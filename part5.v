==> flow/design.v <==
module part4(SW,KEY,HEX3,HEX2,HEX1,HEX0,LEDR);
	input [3:0]KEY;
	input [9:0]SW;
	output [9:0]LEDR;
	output[0:6]HEX0,HEX1,HEX2,HEX3;
	wire clock, enable, clear;
	wire [15:0]C;
	assign clock = KEY[0];
	assign enable = SW[1];
	assign clear = SW[0];
	shiftn S1 (clear, enable, clock, C);
	hdisp H0 (C[3:0],HEX0);
	hdisp H1 (C[7:4],HEX1);
	hdisp H2 (C[11:8],HEX2);
	hdisp H3 (C[15:12],HEX3);
endmodule
module hdisp(c, leds);
	input [3:0] c;
	output reg [0:6]leds;
	always@(c)
	case(c)
		0:leds = 7'b0000001;
		1:leds = 7'b1001111;
		2:leds = 7'b0010010;
		3:leds = 7'b0000110;
		4:leds = 7'b1001100;
		5:leds = 7'b0100100;
		6:leds = 7'b0100000;
		7:leds = 7'b0001111;
		8:leds = 7'b0000000;
		9:leds = 7'b0000100;
		10:leds = 7'b0001000;
		11:leds = 7'b1100000;
		12:leds = 7'b0110001;
		13:leds = 7'b1000010;
		14:leds = 7'b0110000;
		15:leds = 7'b0111000;
		default:leds = 7'bx;
	endcase
endmodule
module shiftn (Resetn, enable, clock, Q);
	parameter n = 16;
	input Resetn, clock, enable;
	output reg [0:n-1]Q;
	always @ (negedge Resetn, posedge clock)
		if (Resetn == 0)
			Q <= 0;
		else if (enable == 1)
			Q <= Q + 1;
endmodule
module part5 (CLOCK_50, HEX0);
	input CLOCK_50;
	output[0:6] HEX0;
	wire [25:0]count;
	reg D,resetn,counter_reset;
	wire [3:0]A;
	nbit_counter U1(count, CLOCK_50, resetn);
	always @ (posedge CLOCK_50)
	begin
			if (count == 26'd50000000)
			begin
				resetn <= 0;
				D <= 1;
			end
			else
			begin
				resetn <= 1;
				D <= 0;
			end
			if (A[3] & ~A[2] & A[1] & ~A[0])  
				counter_reset = 0;
			else
				counter_reset = 1;
	end
	T_FF T1 (D, CLOCK_50, counter_reset, A[0]);
	T_FF T2 (D & A[0], CLOCK_50, counter_reset, A[1]);
	T_FF T3 (D & A[0] & A[1], CLOCK_50, counter_reset, A[2]);
	T_FF T4 (D & A[0] & A[1] & A[2], CLOCK_50, counter_reset, A[3]);
	hdisp H1 (A,HEX0);
endmodule
module nbit_counter (count, clock, Resetn);  
	input clock, Resetn;
	parameter n = 26;
	output reg [n-1:0] count;
	initial
		count = 0;
	always @ (posedge clock)
			if (Resetn == 0)
				count <= 0;
			else
				count <= count + 1'b1;
endmodule
module T_FF (T, clock, Resetn, q);
	input clock, T, Resetn;
	output reg q;
	always @ (posedge clock)
		if (Resetn == 0)
			q = 1'b0;
		else if (T==1)
			q <= ~q;
endmodule
Tool chain data of part5
What the tools print for part5, step after step.
Lines are those of the file above, counted from 1.
Library cell names are shortened.
A cell with n/a has no value.

design
  top module = part5
  clock port = CLOCK_50
  cell library = sky130hd
  corner = tt_025C_1v80

Word-level counts
Counts by Yosys on the flattened word-level netlist (proc, flatten, opt, wreduce; memories kept). Register bits leave out memories and registers merged into their read ports (data or address); mux counts leave out enables and synchronous resets folded into registers. Print and check cells are left out. Cells with the same type and inputs are merged into one.
Memory sizes are those after Yosys's memory passes, which may raise the word count (mostly to a power of two), join words into wider ones and drop unused or constant bits.

storage and ports
  bits in writable memories = 0
  register bits after elaboration = 33
  word-level cells = 24
  clocked read ports x word width = 0
  bits in latches = 0
  output and inout bits = 7
  bits in read-only memories = 112
  memories kept = 1

memory list
  name             depth  width  rd ports  wr ports  RTL line  RTL
  (no name shown)  16     7      1         0         21        case(c)

cells by class
  muxes and demuxes = 3
  equality and inequality tests = 1
  $add $sub $neg = 1
  bitwise logic cells = 10
  multiply operators = 0
  reductions and logical operators = 0
  order comparisons = 0
  shift-type cells = 0
  div/mod/pow operators = 0

operator list
  cell                                            number
  adder 26 x 1 -> 26 bit (second input constant)  1
  equality test 26 bit (second input constant)    1
  bitwise AND 1 bit                               6
  NOT 1 bit                                       4
  two-way mux 1 bit                               3

Depth
Longest topological path by Yosys (ltp), each cell counted once; first at word level (registers and memories cut), then after technology mapping (sequential cells cut; the memories' decode and read muxes count).

logic depth
  word-level depth = 5
  ABC_AREA = 0
  gate-level depth with buffers = 6
  mapped depth without buffers = 6

Synthesis result
Source: synth_stat.txt of the flow (Yosys; design flattened, memories mapped). It holds for the ABC_AREA given above (unset counts as 0); a run with the other value may have another netlist.

mapped netlist
  flip-flop cells = 33
  standard cells after synthesis = 198
  cell area after synthesis = 1701.6 sq um

cells by type
  type      number  total area (sq um)
  dfxtp_1   33      660.634
  ha_1      8       100.096
  xor2_1    11      96.342
  a21oi_1   15      75.072
  o31ai_1   10      75.072
  or4_1     10      75.072
  nand4_1   10      62.56
  nand2_1   16      60.058
  nand3_1   12      60.058
  and4_1    6       52.55
  o21ai_0   10      50.048
  nor2_1    12      45.043
  and2_1    6       37.536
  xnor2_1   4       35.034
  or3_1     4       25.024
  clkbuf_1  6       22.522
  inv_1     6       22.522
  nand4_4   1       21.27

Other cell types: 15; their cells: 18.
The figures by module come from a second, unflattened synthesis with its own total; it is not the netlist above.

unflattened totals
  cell total of the unflattened synthesis = 201
  area total of the unflattened synthesis = 1776.7 sq um

Rows give one instance, submodules left out.

by module
  module        times used  area (sq um)  cells
  nbit_counter  1           1192.4        139
  hdisp         1           269.0         33
  part5         1           175.2         17
  T_FF          4           35.0          3

Path before layout
Source: OpenSTA report_checks on the synthesized netlist (no wires, ideal clock, input and output delay 20% of the period each), path of least setup slack; recovery checks are left aside. Register names are those of the netlist, which keeps one name where synthesis merged equal registers.

timing after synthesis
  kind = register -> output
  from = reg T1.q
  to = out HEX0[3]
  path delay = 1.367 ns
  clock period = 1.91 ns
  buffers on the path = 1
  launch time at the first pin = 0.000 ns
  driving pins on the path = 7
  external output delay = 0.382 ns
  setup slack = 0.161 ns
  arrival = 1.367 ns
  synthesis period reached = 1.749 ns

"path delay" is the arrival time less input delay plus setup time.
At an output port there is no setup time.
"driving pins on the path" counts driving pins, that of a launching flip-flop among them; a cell with two outputs on the path counts twice.
"synthesis period reached" is the clock period less the worst setup slack; recovery checks do not enter. This is arithmetic on one report: input and output delays are still those of the set period (20% each).
The rows between start and end are the longest chain of elaborated cells between them; the timing report does not say that the signal goes this way. Where chains are equally long, one stands for them.
A line is the first line of the expression or statement that the cell stems from. Yosys adds cells for indexed reads and writes and turns some case tables into memories.
A memory read counts as a cell of the chain, while the word-level depth stops at memories.

between the ends, after synthesis
  path through = dfxtp_1 > clkbuf_1 > inv_1 > ha_1 > nand2_1 > a21oi_1 > a31oi_1
  cells in the longest elaborated chain = 1

RTL lines, path after synthesis
  element              RTL line  RTL
  start, declared      95        output reg q;
  start, assigned      98        q = 1'b0;
  start, assigned      100       q <= ~q;
  memory (16 x 7 bit)  21        case(c)
  end, declared        53        output[0:6] HEX0;

Wiki page: part5 / flow data

part5 through Yosys and OpenROAD on sky130hd: 2 stored runs, unordered, with their settings. The constraints put input and output delay at 20% of the set period each and load the outputs with 0.01 pF.

settings of record 1
{
  "period_ns": 2.52,
  "CORE_UTILIZATION": 60,
  "SETUP_SLACK_MARGIN": 0.0,
  "PLACE_DENSITY_LB_ADDON": 0.21,
  "CORE_MARGIN": 8,
  "CELL_PAD_IN_SITES_GLOBAL_PLACEMENT": 3,
  "CELL_PAD_IN_SITES_DETAIL_PLACEMENT": 2,
  "GPL_TIMING_DRIVEN": 1,
  "GPL_ROUTABILITY_DRIVEN": 1,
  "CTS_CLUSTER_DIAMETER": 129,
  "CAP_MARGIN": 30,
  "SLEW_MARGIN": 30,
  "MAX_ROUTING_LAYER": "met5"
}
report of record 1: did not finish, place, FLW-0024

settings of record 2
{
  "period_ns": 3.17,
  "CORE_UTILIZATION": 60,
  "SETUP_SLACK_MARGIN": -0.22,
  "CORE_MARGIN": 8,
  "CELL_PAD_IN_SITES_GLOBAL_PLACEMENT": 0,
  "CELL_PAD_IN_SITES_DETAIL_PLACEMENT": 2,
  "ABC_AREA": 1,
  "GPL_TIMING_DRIVEN": 0,
  "GPL_ROUTABILITY_DRIVEN": 0,
  "CTS_CLUSTER_DIAMETER": 376,
  "CAP_MARGIN": 20,
  "SLEW_MARGIN": 20
}
report of record 2: did not finish, place, DPL-0033
