==> flow/design.v <==
module part2(input [7:0]SW, input KEY0, KEY1, output [0:6]HEX0, HEX1, HEX2, HEX3, HEX4, HEX5, output [0:0]LEDR);
	wire [7:0]Q, S;
	reg_8bit A0(SW[7:0], KEY1, KEY0, Q[7:0]);
	hex7seg d0(SW[3:0], HEX0);
	hex7seg d1(SW[7:4], HEX1);
	hex7seg d2(Q[3:0], HEX2); 
	hex7seg d3(Q[7:4], HEX3); 
	wire c0, c1, c2, c3, c4, c5, c6; 
	full_adder x0(Q[0], SW[0], 1'b0, S[0], c0);
	full_adder x1(Q[1], SW[1], c0, S[1], c1);
	full_adder x2(Q[2], SW[2], c1, S[2], c2);
	full_adder x3(Q[3], SW[3], c2, S[3], c3);
	full_adder x4(Q[4], SW[4], c3, S[4], c4);
	full_adder x5(Q[5], SW[5], c4, S[5], c5);
	full_adder x6(Q[6], SW[6], c5, S[6], c6);
	full_adder x7(Q[7], SW[7], c6, S[7], LEDR[0]); 
	hex7seg d4(S[3:0], HEX4);
	hex7seg d5(S[7:4], HEX5);
endmodule
module reg_8bit(input [7:0]B, input clock, reset, output reg [7:0]Q);
	always@(negedge reset, posedge clock)
		if(!reset)
			Q <= 8'b0;
		else
			Q <= B;
endmodule
module full_adder(input a, b, ci, output s, co);
	wire d;
	assign d = a^b; 
	mux2to1 U0(b, ci, d, co);
	assign s = ci^d;
endmodule 
module mux2to1(input a, b, s, output f);
	assign f = (~s&a)|(s&b);
endmodule
module hex7seg(input [3:0]s, output [0:6]hex);
	assign hex[0]=(~s[3]&~s[2]&~s[1]& s[0]) | (~s[3]& s[2]&~s[1]&~s[0]) | ( s[3]&~s[2]& s[1]& s[0]) | ( s[3]& s[2]&~s[1]& s[0]);
	assign hex[1]=(~s[3]& s[2]&~s[1]& s[0]) | (~s[3]& s[2]& s[1]&~s[0]) | ( s[3]&~s[2]& s[1]& s[0]) | ( s[3]& s[2]&~s[1]&~s[0]) | ( s[3]& s[2]& s[1]);
	assign hex[2]=(~s[3]&~s[2]& s[1]&~s[0]) | ( s[3]& s[2]&~s[1]&~s[0]) | ( s[3]& s[2]& s[1]);
	assign hex[3]=(~s[3]&~s[2]&~s[1]& s[0]) | (~s[3]& s[2]&~s[1]&~s[0]) | (~s[3]& s[2]& s[1]& s[0]) | ( s[3]&~s[2]& s[1]&~s[0]) | ( s[3]& s[2]& s[1]& s[0]);
	assign hex[4]=(~s[3]&~s[2]&~s[1]& s[0]) | (~s[3]&~s[2]& s[1]& s[0]) | (~s[3]& s[2]&~s[1]&~s[0]) | ( s[3]&~s[2]&~s[1]& s[0]) | (~s[3]& s[2]& s[0]);
	assign hex[5]=(~s[3]&~s[2]&~s[1]& s[0]) | (~s[3]& s[2]& s[1]& s[0]) | ( s[3]& s[2]&~s[1]& s[0]) | (~s[3]&~s[2]& s[1]);
	assign hex[6]=(~s[3]& s[2]& s[1]& s[0]) | ( s[3]& s[2]&~s[1]&~s[0]) | (~s[3]&~s[2]&~s[1]);
endmodule
; Reports on part2
; The steps from the RTL of part2 to its reports follow in flow order.
; Line numbers count from 1 in the design file above.
; Cell names lack the library's common part.
; Not given: --
[setup]
design = part2
clk_port = KEY1
library = sky130hd
corner = tt_025C_1v80

; Word-level counts
; Counts by Yosys on the flattened word-level netlist (proc, flatten, opt, wreduce; memories kept). Register bits leave out memories and registers merged into their read ports (data or address); mux counts leave out enables and synchronous resets folded into registers. Print and check cells are left out. Cells with the same type and inputs are merged into one.
[bits]
register_bits = 8
output_inout_bits = 43
[classes]
logic = 350
[op_table]
columns = cell, n
row1 = 1-bit bitwise AND, 171
row2 = 1-bit bitwise OR, 133
row3 = 1-bit inverter, 31
row4 = 1-bit bitwise XOR, 15

; Depth
; Longest topological path by Yosys (ltp), each cell counted once; first at word level (registers and memories cut), then after technology mapping (sequential cells cut; the memories' decode and read muxes count).
[depth]
ltp_word = 24
ABC_AREA = 0
mapped_depth = 8
mapped_depth_nobuf = 7

; Synthesis result
; Yosys stat after the flow's synthesis: flattened, memories mapped to cells. It holds for the ABC_AREA given above (unset counts as 0); a run with the other value may have another netlist.
[synth_totals]
mapped_area_um2 = 1816.7
flip_flops = 8
cells = 269
[types]
columns = cell_type, n, area_total_um2
row1 = dfrtp_1, 8, 200.192
row2 = o21ai_0, 33, 165.158
row3 = xnor2_1, 17, 148.893
row4 = nand2_1, 35, 131.376
row5 = a21oi_1, 26, 130.125
row6 = nor2_1, 23, 86.333
row7 = clkbuf_1, 17, 63.811
row8 = xor2_1, 6, 52.55
row9 = nor2b_1, 6, 37.536
row10 = o31a_1, 4, 35.034
row11 = inv_1, 9, 33.782
row12 = or3_1, 5, 31.28
row13 = o31ai_1, 4, 30.029
row14 = xnor2_4, 1, 27.526
row15 = a22o_1, 3, 26.275
row16 = nand2b_1, 4, 25.024
row17 = nand3_1, 5, 25.024
row18 = o211ai_2, 2, 25.024
; Not listed: further types 41, cells in them 61.
; The figures by module come from a second, unflattened synthesis with its own total; it is not the netlist above.
[unflattened]
hier_cells = 243
hier_area_um2 = 1860.5
; Rows give one instance, submodules left out.
[modules]
columns = module, cells, area_um2, instances
row1 = hex7seg, 35, 212.7, 6
row2 = full_adder, 2, 32.5, 8
row3 = reg_8bit, 8, 200.2, 1
row4 = mux2to1, 1, 15.0, 8
row5 = part2, 1, 3.8, 1

; Worst setup path after synthesis
; OpenSTA on the mapped netlist: ideal clock, no wires. The path of least setup slack (recovery checks aside). Input and output delay are each 20% of the period. Register names are those of the netlist, which keeps one name where synthesis merged equal registers.
[synth_path]
path_type = input-to-output
start = input port SW[0]
end = output port HEX5[5]
path_buffers = 0
out_delay_ns = 0.724
period_ns = 3.62
arrival_time_ns = 2.707
slack_ns = 0.189
path_delay_ns = 1.983
driving_pins = 7
synth_period_reached_ns = 3.431
; "path_delay_ns" is the arrival time less input delay plus setup time.
; At an output port there is no setup time.
; "driving_pins": output pins that drive a net of the path, with the launching flip-flop's if there is one; two outputs of one cell count as two.
; "synth_period_reached_ns" is the clock period less the worst setup slack; recovery checks do not enter. This is arithmetic on one report: input and output delays are still those of the set period (20% each).
; The rows between start and end are the longest chain of elaborated cells between them; the timing report does not say that the signal goes this way. Where chains are equally long, one stands for them.
; Each line given opens the expression or statement behind the cell; cells for indexed reads and writes are added by Yosys, which also makes memories of some case tables.
[synth_between]
path_cell_list = ha_1 -> maj3_4 -> o2111a_2 -> o21bai_4 -> mux2i_4 -> or4b_4 -> o21ai_1
elab_chain_cells = 23
cone_cells = 35
classes_between = logic (35)
[synth_rtl]
columns = item, line
row1 = "start, declared", 1  ; module part2(input [7:0]SW, input KEY0, KEY1, output [0:6]HEX0, HEX1, HEX2, HEX3, HEX4, HEX5, output [0:0]LEDR ...
row2 = 1-bit bitwise XOR, 29  ; assign d = a^b;
row3 = 1-bit inverter, 34  ; assign f = (~s&a)|(s&b);
row4 = 1-bit bitwise AND (2 in a row), 34
row5 = 1-bit bitwise OR, 34
row6 = 1-bit bitwise AND, 34
row7 = 1-bit bitwise OR, 34
row8 = 1-bit bitwise AND, 34
row9 = [4 not listed], --
row10 = 1-bit bitwise OR, 34
row11 = 1-bit bitwise AND, 34
row12 = 1-bit bitwise OR, 34
row13 = 1-bit bitwise XOR, 31  ; assign s = ci^d;
row14 = 1-bit inverter, 42  ; assign hex[5]=(~s[3]&~s[2]&~s[1]& s[0]) | (~s[3]& s[2]& s[1]& s[0]) | ( s[3]& s[2]&~s[1]& s[0]) | (~s[3]&~s[2] ...
row15 = 1-bit bitwise AND (3 in a row), 42
row16 = 1-bit bitwise OR (3 in a row), 42
row17 = "end, declared", 1

; Timing after layout
; From the final timing report of flow run 2: the path of least setup slack in the routed layout; clock arrival at registers is part of the times.
[layout_path]
path_type = input-to-output
start = input port SW[0]
end = output port HEX5[3]
arrival_time_ns = 2.77
period_ns = 3.39
out_delay_ns = 0.68
slack_ns = -0.06
path_buffers = 3
driving_pins = 10
; The rows between start and end are the longest chain of elaborated cells between them; the timing report does not say that the signal goes this way. Where chains are equally long, one stands for them.
[layout_between]
path_cell_list = buf_8 -> ha_4 -> maj3_4 -> o2111a_2 -> o21bai_4 -> mux2i_4 -> buf_6 -> or4_4 -> o211ai_1 -> buf_2
elab_chain_cells = 24
cone_cells = 41
classes_between = logic (41)
[layout_rtl]
columns = item, line
row1 = "start, declared", 1  ; module part2(input [7:0]SW, input KEY0, KEY1, output [0:6]HEX0, HEX1, HEX2, HEX3, HEX4, HEX5, output [0:0]LEDR ...
row2 = 1-bit bitwise XOR, 29  ; assign d = a^b;
row3 = 1-bit inverter, 34  ; assign f = (~s&a)|(s&b);
row4 = 1-bit bitwise AND (2 in a row), 34
row5 = 1-bit bitwise OR, 34
row6 = 1-bit bitwise AND, 34
row7 = 1-bit bitwise OR, 34
row8 = 1-bit bitwise AND, 34
row9 = [4 not listed], --
row10 = 1-bit bitwise OR, 34
row11 = 1-bit bitwise AND, 34
row12 = 1-bit bitwise OR, 34
row13 = 1-bit bitwise XOR, 31  ; assign s = ci^d;
row14 = 1-bit inverter, 40  ; assign hex[3]=(~s[3]&~s[2]&~s[1]& s[0]) | (~s[3]& s[2]&~s[1]&~s[0]) | (~s[3]& s[2]& s[1]& s[0]) | ( s[3]&~s[2] ...
row15 = 1-bit bitwise AND (3 in a row), 40
row16 = 1-bit bitwise OR (4 in a row), 40
row17 = "end, declared", 1

; Module part2, platform sky130hd: 2 stored runs of the flow (Yosys, OpenROAD) with differing settings, in no particular order. Input and output delays are each 20% of the period that was set; the output load is 0.01 pF.
; "period_reached_ns" means the clock period less the worst setup slack. The figure is calculated, with input and output delays left at 20% of the set period.
; "worst_path_time_ns" is the time allowed to the run's worst setup path (the clock period less input and output delay, where it has them) less its slack. Clock arrival times count: a late capture clock shortens it, a late launch clock lengthens it.
; "fin_power_mw" is the tool's figure for a default switching activity; nothing was simulated.

[flow run 1: settings]
period_ns = 3.88
CORE_UTILIZATION = 42
CELL_PAD_IN_SITES_GLOBAL_PLACEMENT = 2
CAP_MARGIN = 20
MAX_ROUTING_LAYER = met5
CORE_MARGIN = 2
SLEW_MARGIN = 20
[flow run 1: results]
outcome = did not finish, placement stopped with GPL-0301

[flow run 2: settings]
period_ns = 3.39
CORE_UTILIZATION = 20
SETUP_SLACK_MARGIN = 0.86
PLACE_DENSITY_LB_ADDON = 0.01
CORE_MARGIN = 3
CELL_PAD_IN_SITES_GLOBAL_PLACEMENT = 3
CELL_PAD_IN_SITES_DETAIL_PLACEMENT = 1
TNS_END_PERCENT = 85
GPL_TIMING_DRIVEN = 1
GPL_ROUTABILITY_DRIVEN = 1
CAP_MARGIN = 0
MAX_ROUTING_LAYER = met5
SLEW_MARGIN = 20
[flow run 2: results]
fin_ws_ns = -0.056
period_reached_ns = 3.446
final_die_area_um2 = 10263.7
worst_path_time_ns = 2.09
worstPathKind = input-to-output
finalCellArea_um2 = 3554.7
fin_power_mw = 1.077
ws_hold_ns = 0.632
total_negative_slack_ns = -0.138
post_route_util_pct = 40.6
synthesis_area_um2 = 1816.7
